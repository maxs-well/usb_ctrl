==> flow/design.v <==
module usb_ctrl 
#(
	parameter LOOP_WORK 	= 1	,		 
	parameter AUTO_WORK 	= 1	,		 
	parameter AUTO_RNUM	= 8	,		
	parameter AUTO_WNUM	= 8	,
	parameter TS_NUM	= 4				 
)
(
	input						clk			,
	input						rst_n			,
	input						usb_n_ept_to,	 
	input						usb_n_ept_fr,	 
	input						usb_n_ful_sx,	 
	inout	[15:0]			usb_data		,
	input	[10:0]			rd_wr_num	,	 	
	input	[ 1:0]			rd_wr_en		,   
	output					usb_is_busy	,  
	output	reg	[15:0]read_data	,
	input	[15:0]			write_data	,
	output	reg			output_valid,
	output	reg			write_ready	,
	output	reg			usb_slcs		,	 
	output	reg			usb_sloe		,	 
	output	reg			usb_slrd		,	 
	output	reg			usb_slwr		,	 
	output	reg	[ 1:0]usb_addr		
);
localparam	IDLE = 4'd0		,
				RD_PRE=4'd1		,
				RD = 4'd2		,
				RD_BURST = 4'd3,
				RD_OVER = 4'd5	,
				WR = 4'd7		,
				WR_BURST = 4'd9,
				WR_OVER = 4'd11
				;
wire	[15:0]	rec_data	;
reg	[ 3:0]	state		;
reg	[ 3:0]	state_nxt;
reg				wr_req	;
reg	[ 7:0]	ts_cnt	;
reg	[15:0]	tra_data	;
reg	[10:0]	cnt_data	;
assign	usb_data = wr_req ? ((LOOP_WORK == 1) ? rec_data : tra_data) : 16'hzzzz;
assign	rec_data =	read_data;
assign	usb_is_busy = (state == IDLE) ? 1'b0 : ((rd_wr_en == 2'b10 && !usb_n_ept_to) ? 1'b0 : ((rd_wr_en == 2'b01 && !usb_n_ful_sx) ? 1'b0: 1'b1)); 
always @ (posedge clk or negedge rst_n)
begin
	if (!rst_n)
	begin
		state	<=	IDLE;
	end
	else
	begin
		state	<=	state_nxt;
	end
end
always @ (*)
begin
	state_nxt = state;
	case (state)
	IDLE:
	begin
		if (AUTO_WORK == 0)
			case (rd_wr_en)
			2'b10: state_nxt = usb_n_ept_to ? RD_PRE : IDLE;
			2'b01: state_nxt = usb_n_ful_sx ? WR : IDLE;
			default: state_nxt = IDLE;
			endcase
		else
			state_nxt	=	usb_n_ept_to ? RD : (usb_n_ful_sx ? WR : IDLE);
	end
	RD_PRE:
	begin
		state_nxt	=	RD;
	end
	RD:
	begin
		if (!usb_n_ept_to) 
			state_nxt	=	RD_BURST;
		else if (AUTO_WORK == 0)
			if (rd_wr_en == 2'b10 && cnt_data >= rd_wr_num)
				state_nxt	=	RD_OVER;
			else if (cnt_data >= rd_wr_num)
				state_nxt 	=	RD_BURST;
			else
				state_nxt	=	RD;
		else
			if (cnt_data >= AUTO_RNUM)
				state_nxt	=	RD_BURST;
			else
				state_nxt	=	RD;
	end
	RD_BURST:
	begin
		if (AUTO_WORK == 0)
			state_nxt	=	IDLE;
		else
			state_nxt	=	usb_n_ful_sx ? WR : IDLE;
	end
	RD_OVER:
	begin
		if (!usb_n_ept_to) 
			state_nxt	=	RD_BURST;
		else if (rd_wr_en == 2'b10 && cnt_data >= rd_wr_num)
			state_nxt	=	RD_OVER;
		else if (cnt_data >= rd_wr_num)
			state_nxt 	=	RD_BURST;
	end
	WR:
	begin
		if (!usb_n_ful_sx) 
			state_nxt	=	WR_BURST;
		else if (AUTO_WORK == 0)
			if (rd_wr_en == 2'b01 && cnt_data >= rd_wr_num - 11'd1)
				state_nxt	=	WR_OVER;
			else if (cnt_data >= rd_wr_num - 11'd1)
				state_nxt 	=	WR_BURST;
			else
				state_nxt	=	WR;
		else
			if (cnt_data >= AUTO_RNUM - 1)
				state_nxt	=	WR_BURST;
			else
				state_nxt	=	WR;
	end
	WR_BURST:	state_nxt	=	IDLE	;
	WR_OVER:
	begin
		if (!usb_n_ful_sx) 
			state_nxt	=	WR_BURST;
		else if (rd_wr_en == 2'b01 && cnt_data >= rd_wr_num - 11'd1)
			state_nxt	=	WR_OVER;
		else if (cnt_data >= rd_wr_num - 11'd1)
			state_nxt 	=	WR_BURST;
	end
	default:state_nxt	=	state;
	endcase
end
always @ (posedge clk or negedge rst_n)
begin
	if (!rst_n) 
	begin
		wr_req	<=	'd0;
		cnt_data	<=	'd0;
		ts_cnt	<=	'd0;
	end
	else
	case (state)
	IDLE:
	begin
		cnt_data	<=	'd0;
		wr_req	<=	'd0;
		if (state_nxt == RD)
		begin
			ts_cnt<=	'd0;
			wr_req<=  'd0;
		end
		else if (state_nxt == WR)
		begin
			wr_req<= 1'b1;
		end
	end
	RD_PRE: ;
	RD, WR:
	begin
		if (state_nxt == RD_OVER || state_nxt == WR_OVER)
		begin
			cnt_data	<=	'd0;
			ts_cnt	<=	'd0;
		end
		else if (ts_cnt >= TS_NUM - 1)
		begin
			cnt_data	<= cnt_data + 11'd1;
			ts_cnt 	<=	'd0;
		end
		else 
		begin
			ts_cnt	<=	ts_cnt + 8'd1;
		end
	end
	RD_BURST, WR_BURST:
	begin
		cnt_data	<=	'd0	;
		ts_cnt	<=	'd0;
	end
	RD_OVER, WR_OVER:
	begin
		if ((state_nxt == RD_OVER || state_nxt == WR_OVER) && cnt_data > rd_wr_num - 1)
			cnt_data <=	'd0;
		else if (ts_cnt >= TS_NUM - 1)
		begin
			cnt_data	<= cnt_data + 11'd1;
			ts_cnt 	<=	'd0;
		end
		else 
		begin
			ts_cnt	<=	ts_cnt + 8'd1;
		end
	end
	default:;
	endcase
end
always @ (posedge clk or negedge rst_n)
begin
	if (!rst_n) 
	begin
		tra_data<=	'd0;
		usb_slcs<=	'd0;
		usb_sloe<=	1'b1;
		usb_slrd<=	1'b1;
		usb_slwr<=	1'b1;
		usb_addr<=	'd0;
		read_data<=	'd0;
		output_valid<='d0;
		write_ready<='d0;
	end
	else
	case (state)
	IDLE:
	begin
		usb_slcs<=	'd0;
		output_valid<='d0;
		write_ready<='d0;
		usb_sloe<=	1'b1;
		usb_slrd<=	1'b1;
		usb_slwr<=	1'b1;
		if (state_nxt == RD)
		begin
			usb_addr	<= 2'b0;
			usb_sloe	<= 1'b1;
			usb_slrd	<= 1'b1;
		end
		else if (state_nxt == WR)
		begin
			usb_addr	<= 2'b10;
			usb_slwr	<= 1'b1;
		end
	end
	RD_PRE:
	begin
		usb_sloe	<=	1'b0;
		usb_slrd	<=	1'b0;
	end
	RD, RD_OVER:
	begin
		if (ts_cnt >= TS_NUM - 1)
		begin
			usb_sloe	<=	1'b0;
			usb_slrd	<=	1'b0;
			read_data 	<=	usb_data;	
			output_valid<=	1'b1;
		end
		else 
		begin
			usb_sloe	<=	1'b1;
			usb_slrd	<=	1'b1;
			output_valid<=	1'b0;
		end
	end
	RD_BURST, WR_BURST:
	begin
		output_valid<=	1'b0;
		read_data<=	usb_data;	
		usb_sloe	<=	1'b1;
		usb_slrd	<=	1'b1;
		if (state_nxt == WR)
		   usb_addr <= 2'b10;
		tra_data	<=	write_data;	
		write_ready	<=	1'b0;
		usb_slwr	<=	1'b1;
	end
	WR, WR_OVER:
	begin
		if (ts_cnt >= TS_NUM - 1 )
		begin
			usb_slwr	<=	1'b0;
			write_ready	<=	1'b1;
			tra_data	<= 	read_data;
			read_data<=		read_data + 16'd1;
		end
		else
		begin
			usb_slwr		<=	1'b1;
		end		
	end
	default:usb_slcs <= 1'b1;
	endcase
end
endmodule 
# --- Reports on usb_ctrl ---
# What the tools print for usb_ctrl, step after step.
# Lines are those of the file above, counted from 1.
design:
  design: "usb_ctrl"
  clock: "clk"
  lib: "sky130hd"
  corner: "tt_025C_1v80"

# --- Word level ---
# Yosys after proc, flatten, opt, wreduce and memory -nomap, before mapping. Memory bits, and registers merged into a memory's read port (data or address), are not among the register bits. Print and check cells are not counted.
bits:
  regBits: 47
  output_inout_bits: 41
op_classes:
  addsub: 5
  n_cmp: 6
  equal: 17
  mux: 42
  reduce_and_logical: 26
op_table:
  columns: ["operator", "n"]
  rows:
  - ["16-bit parallel mux with 3-bit select", 1]
  - ["16-bit two-way mux", 3]
  - ["4-bit two-way mux", 9]
  - ["11-bit parallel mux with 3-bit select", 1]
  - ["11-bit two-way mux", 3]
  - ["11-bit by 32-bit greater-than comparator with 1-bit output", 1]
  - ["8-bit parallel mux with 4-bit select", 1]
  - ["4-bit parallel mux with 8-bit select", 1]
  - ["8-bit two-way mux", 4]
  - ["11-bit >= comparator", 2]
  - ["16-bit by 1-bit adder with 16-bit output with constant B", 1]
  - ["4-bit by 3-bit == test with 1-bit output with constant B", 4]
  - ["11-bit by 1-bit subtractor with 12-bit output with constant B", 1]
  - ["4-bit by 2-bit == test with 1-bit output with constant B", 3]
  - ["4-bit == test with constant B", 3]
  - ["11-bit by 1-bit adder with 11-bit output with constant B", 1]
  - ["11-bit by 1-bit subtractor with 11-bit output with constant B", 1]
  - ["11-bit by 3-bit >= comparator with 1-bit output with constant B", 1]
  - ["11-bit by 4-bit >= comparator with 1-bit output with constant B", 1]
  - ["2-bit OR reduction", 5]
  - ["1-bit two-way mux", 10]
  - ["3-bit nonzero test", 3]
  - ["2-bit inequality test with constant B", 4]
  - ["8-bit by 1-bit adder with 8-bit output with constant B", 1]
  - ["8-bit by 2-bit >= comparator with 1-bit output with constant B", 1]
  - ["1-bit parallel mux with 2-bit select", 4]
  - ["7-bit OR reduction", 1]
  - ["2-bit nonzero test", 3]
# Not listed: further kinds 15, cells in them 22.

# --- Depth ---
# Depth = most cells in a row (Yosys ltp): at word level without a register or memory, in the mapped netlist without a sequential cell, where the memories' decode and read muxes count.
logic_depth:
  ltp_word: 11
  abc_area: 1
  ltp_mapped: 24

# --- Mapped cells and area ---
# The flow's flattened synthesis, as Yosys stat reports it; memories are mapped. The netlist is that of the ABC_AREA named above (0 if unset); the other value can give another one.
# The area totals of this step are shown rounded.
types:
  columns: ["type", "n", "area_total_um2"]
  rows:
  - ["sky130_fd_sc_hd__dfrtp_1", 46, 1.15E+03]
  - ["sky130_fd_sc_hd__ha_1", 27, 337.824]
  - ["sky130_fd_sc_hd__nand2_1", 84, 315.302]
  - ["sky130_fd_sc_hd__inv_1", 69, 258.998]
  - ["sky130_fd_sc_hd__nor2_1", 67, 251.491]
  - ["sky130_fd_sc_hd__xor2_1", 21, 183.926]
  - ["sky130_fd_sc_hd__buf_4", 17, 127.622]
  - ["sky130_fd_sc_hd__nand3_1", 25, 125.12]
  - ["sky130_fd_sc_hd__a21oi_1", 18, 90.086]
  - ["sky130_fd_sc_hd__dfstp_2", 3, 78.826]
  - ["sky130_fd_sc_hd__xnor2_1", 8, 70.067]
  - ["sky130_fd_sc_hd__nand2_2", 9, 56.304]
  - ["sky130_fd_sc_hd__nor2_4", 4, 45.043]
  - ["sky130_fd_sc_hd__o21ai_0", 8, 40.038]
  - ["sky130_fd_sc_hd__nand4_1", 6, 37.536]
  - ["sky130_fd_sc_hd__nor3_1", 7, 35.034]
  - ["sky130_fd_sc_hd__a21oi_4", 2, 32.531]
  - ["sky130_fd_sc_hd__nor2_2", 5, 31.28]
# Not listed: further types 18, cells in them 30.
mapped:
  mapped_cells: 456
  area_um2: 3480
  seqArea_um2: 1230
  flip_flops: 49

# --- Worst setup path after synthesis ---
# OpenSTA on the mapped netlist: ideal clock, no wires. The path of least setup slack (recovery checks aside). Input and output delay are each 20% of the period. Register names are those of the netlist, which keeps one name where synthesis merged equal registers.
synth_timing:
  kind: "input -> register"
  from: "input port rd_wr_num[0]"
  to: "register cnt_data[0]"
  period_ns: 6.77
  input_delay_ns: 1.354
  setup_time_ns: 0.126
  launch_ns: 1.354
  arrival_time_ns: 3.787
  t_required_ns: 6.644
  path_slack_ns: 2.857
  delay_ns: 2.559
  stages: 23
  n_path_buf: 0
  synth_period_reached_ns: 3.913
# "delay_ns" is the arrival time less input delay plus setup time.
# "stages" counts driving pins, that of a launching flip-flop among them; a cell with two outputs on the path counts twice.
# "synth_period_reached_ns" = period - worst setup slack (recovery checks aside). The figure is calculated, with input and output delays left at 20% of the set period.
# The rows between start and end are the longest chain of elaborated cells between them; the timing report does not say that the signal goes this way. Where chains are equally long, one stands for them.
# A line is the first line of the expression or statement that the cell stems from. Yosys adds cells for indexed reads and writes and turns some case tables into memories.
# A register here has more assigning lines than the two given.
synth_between:
  path_cell_list: "sky130_fd_sc_hd__inv_1 > sky130_fd_sc_hd__ha_1 > sky130_fd_sc_hd__nand4_1 > sky130_fd_sc_hd__nor3_1 > sky130_fd_sc_hd__nand3_1 > sky130_fd_sc_hd__xor2_1 > sky130_fd_sc_hd__inv_1 > sky130_fd_sc_hd__ha_1 > sky130_fd_sc_hd__nand2_2 > sky130_fd_sc_hd__nor2_4 > sky130_fd_sc_hd__nand2_1 > sky130_fd_sc_hd__nor2_2 > sky130_fd_sc_hd__nor2_1 > sky130_fd_sc_hd__nand2_1 > sky130_fd_sc_hd__nand2_1 > sky130_fd_sc_hd__nand2_2 > sky130_fd_sc_hd__nand3_2 > sky130_fd_sc_hd__clkinv_1 > sky130_fd_sc_hd__nand2_2 > sky130_fd_sc_hd__nand2_4 > sky130_fd_sc_hd__nand2_2 > sky130_fd_sc_hd__a21oi_4 > sky130_fd_sc_hd__nor2_1"
  elab_chain_len: 11
  cone_cells: 21
synth_lines:
  columns: ["element", "line", "rtl"]
  rows:
  - ["start, declared", 16, "input [10:0] rd_wr_num ,"]
  - ["11-bit by 1-bit subtractor with 11-bit output", 135, "else if (cnt_data >= rd_wr_num - 11'd1)"]
  - ["11-bit >= comparator", 135, null]
  - ["4-bit two-way mux", 135, null]
  - ["4-bit two-way mux", 133, "else if (rd_wr_en == 2'b01 && cnt_data >= rd_wr_num - 11'd1)"]
  - ["4-bit two-way mux", 131, "if (!usb_n_ful_sx)"]
  - ["4-bit parallel mux with 8-bit select", 62, "case (state)"]
  - ["4-bit by 3-bit == test with 1-bit output", 190, "if ((state_nxt == RD_OVER || state_nxt == WR_OVER) && cnt_data > rd_wr_num - 1)"]
  - ["1-bit logical OR", 190, null]
  - ["1-bit logical AND", 190, null]
  - ["11-bit two-way mux", 190, null]
  - ["11-bit parallel mux with 3-bit select", 150, "case (state)"]
  - ["end, assigned", 175, "cnt_data <= cnt_data + 11'd1;"]
  - ["end, assigned", 194, "cnt_data <= cnt_data + 11'd1;"]
  - ["end, declared", 44, "reg [10:0] cnt_data ;"]

# --- Timing after layout ---
# Path of least setup slack in the final report of run 1 (OpenROAD, finished layout, wires in). Where an end is a register, its clock arrival counts in the times.
layout_timing:
  kind: "input -> register"
  from: "input port rd_wr_num[4]"
  to: "register ts_cnt[2]"
  period_ns: 4.01
  input_delay_ns: 0.80
  setup_time_ns: 0.06
  launch_ns: 0.80
  arrival_time_ns: 3.88
  t_required_ns: 4.25
  path_slack_ns: 0.38
  stages: 26
  n_path_buf: 3
# The rows between start and end are the longest chain of elaborated cells between them; the timing report does not say that the signal goes this way. Where chains are equally long, one stands for them.
# A register here has more assigning lines than the two given.
layout_between:
  path_cell_list: "sky130_fd_sc_hd__clkdlybuf4s50_1 > sky130_fd_sc_hd__inv_1 > sky130_fd_sc_hd__nand4_1 > sky130_fd_sc_hd__nor3_2 > sky130_fd_sc_hd__buf_4 > sky130_fd_sc_hd__nand3_1 > sky130_fd_sc_hd__xor2_1 > sky130_fd_sc_hd__inv_1 > sky130_fd_sc_hd__ha_4 > sky130_fd_sc_hd__nand2_2 > sky130_fd_sc_hd__nor2_2 > sky130_fd_sc_hd__nand3_1 > sky130_fd_sc_hd__nand2_1 > sky130_fd_sc_hd__nor2_1 > sky130_fd_sc_hd__nand2_1 > sky130_fd_sc_hd__nand2_2 > sky130_fd_sc_hd__nand2_2 > sky130_fd_sc_hd__nand3_4 > sky130_fd_sc_hd__clkinv_1 > sky130_fd_sc_hd__nand2_2 > sky130_fd_sc_hd__nand2_4 > sky130_fd_sc_hd__buf_4 > sky130_fd_sc_hd__nand3_2 > sky130_fd_sc_hd__nand2_2 > sky130_fd_sc_hd__inv_2 > sky130_fd_sc_hd__nor2_1"
  elab_chain_len: 11
  cone_cells: 26
layout_lines:
  columns: ["element", "line", "rtl"]
  rows:
  - ["start, declared", 16, "input [10:0] rd_wr_num ,"]
  - ["11-bit by 1-bit subtractor with 11-bit output", 135, "else if (cnt_data >= rd_wr_num - 11'd1)"]
  - ["11-bit >= comparator", 135, null]
  - ["4-bit two-way mux", 135, null]
  - ["4-bit two-way mux", 133, "else if (rd_wr_en == 2'b01 && cnt_data >= rd_wr_num - 11'd1)"]
  - ["4-bit two-way mux", 131, "if (!usb_n_ful_sx)"]
  - ["4-bit parallel mux with 8-bit select", 62, "case (state)"]
  - ["4-bit by 3-bit == test with 1-bit output", 190, "if ((state_nxt == RD_OVER || state_nxt == WR_OVER) && cnt_data > rd_wr_num - 1)"]
  - ["1-bit logical OR", 190, null]
  - ["1-bit logical AND", 190, null]
  - ["8-bit two-way mux", 190, null]
  - ["8-bit parallel mux with 4-bit select", 150, "case (state)"]
  - ["end, assigned", 180, "ts_cnt <= ts_cnt + 8'd1;"]
  - ["end, assigned", 199, "ts_cnt <= ts_cnt + 8'd1;"]
  - ["end, declared", 42, "reg [ 7:0] ts_cnt ;"]

# Measured data: module usb_ctrl, platform sky130hd, 2 stored runs of the flow under differing settings, order arbitrary. Input and output delays are each 20% of the period that was set; the output load is 0.01 pF.
# By "power.total_w" is meant OpenSTA's value without simulated activity: inputs other than the clock are taken to toggle once in ten clock periods, and the tool carries that through the logic.
# The measured numbers are rounded.
runs:
  - name: "run 1"
    settings:
      period_ns: 4.01
      CORE_UTILIZATION: 35
      SETUP_SLACK_MARGIN: 0.04
      PLACE_DENSITY_LB_ADDON: 0.06
      CORE_MARGIN: 5
      CELL_PAD_IN_SITES_GLOBAL_PLACEMENT: 0
      ABC_AREA: 1
      GPL_ROUTABILITY_DRIVEN: 0
      CTS_CLUSTER_SIZE: 54
      MIN_ROUTING_LAYER: "met2"
      CAP_MARGIN: 20
      SLEW_MARGIN: 20
    results:
      design_die_area_um2: 12040
      fin_tns_ns: 0.000
      cell_area_final_um2: 4319
      final_util_pct: 44.4
      timing.setup.ws_ns: 0.377
      synthesis_area_um2: 3480
      power.total_w: 0.001305
  - name: "run 2"
    settings:
      period_ns: 3.46
      CORE_UTILIZATION: 54
      PLACE_DENSITY_LB_ADDON: 0.09
      CELL_PAD_IN_SITES_DETAIL_PLACEMENT: 2
      CTS_CLUSTER_SIZE: 53
      CAP_MARGIN: 15
      SLEW_MARGIN: 15
      MIN_ROUTING_LAYER: "met2"
      MAX_ROUTING_LAYER: "met4"
      CORE_MARGIN: 2
    outcome: "no final report: placement broke off with DPL-0033"
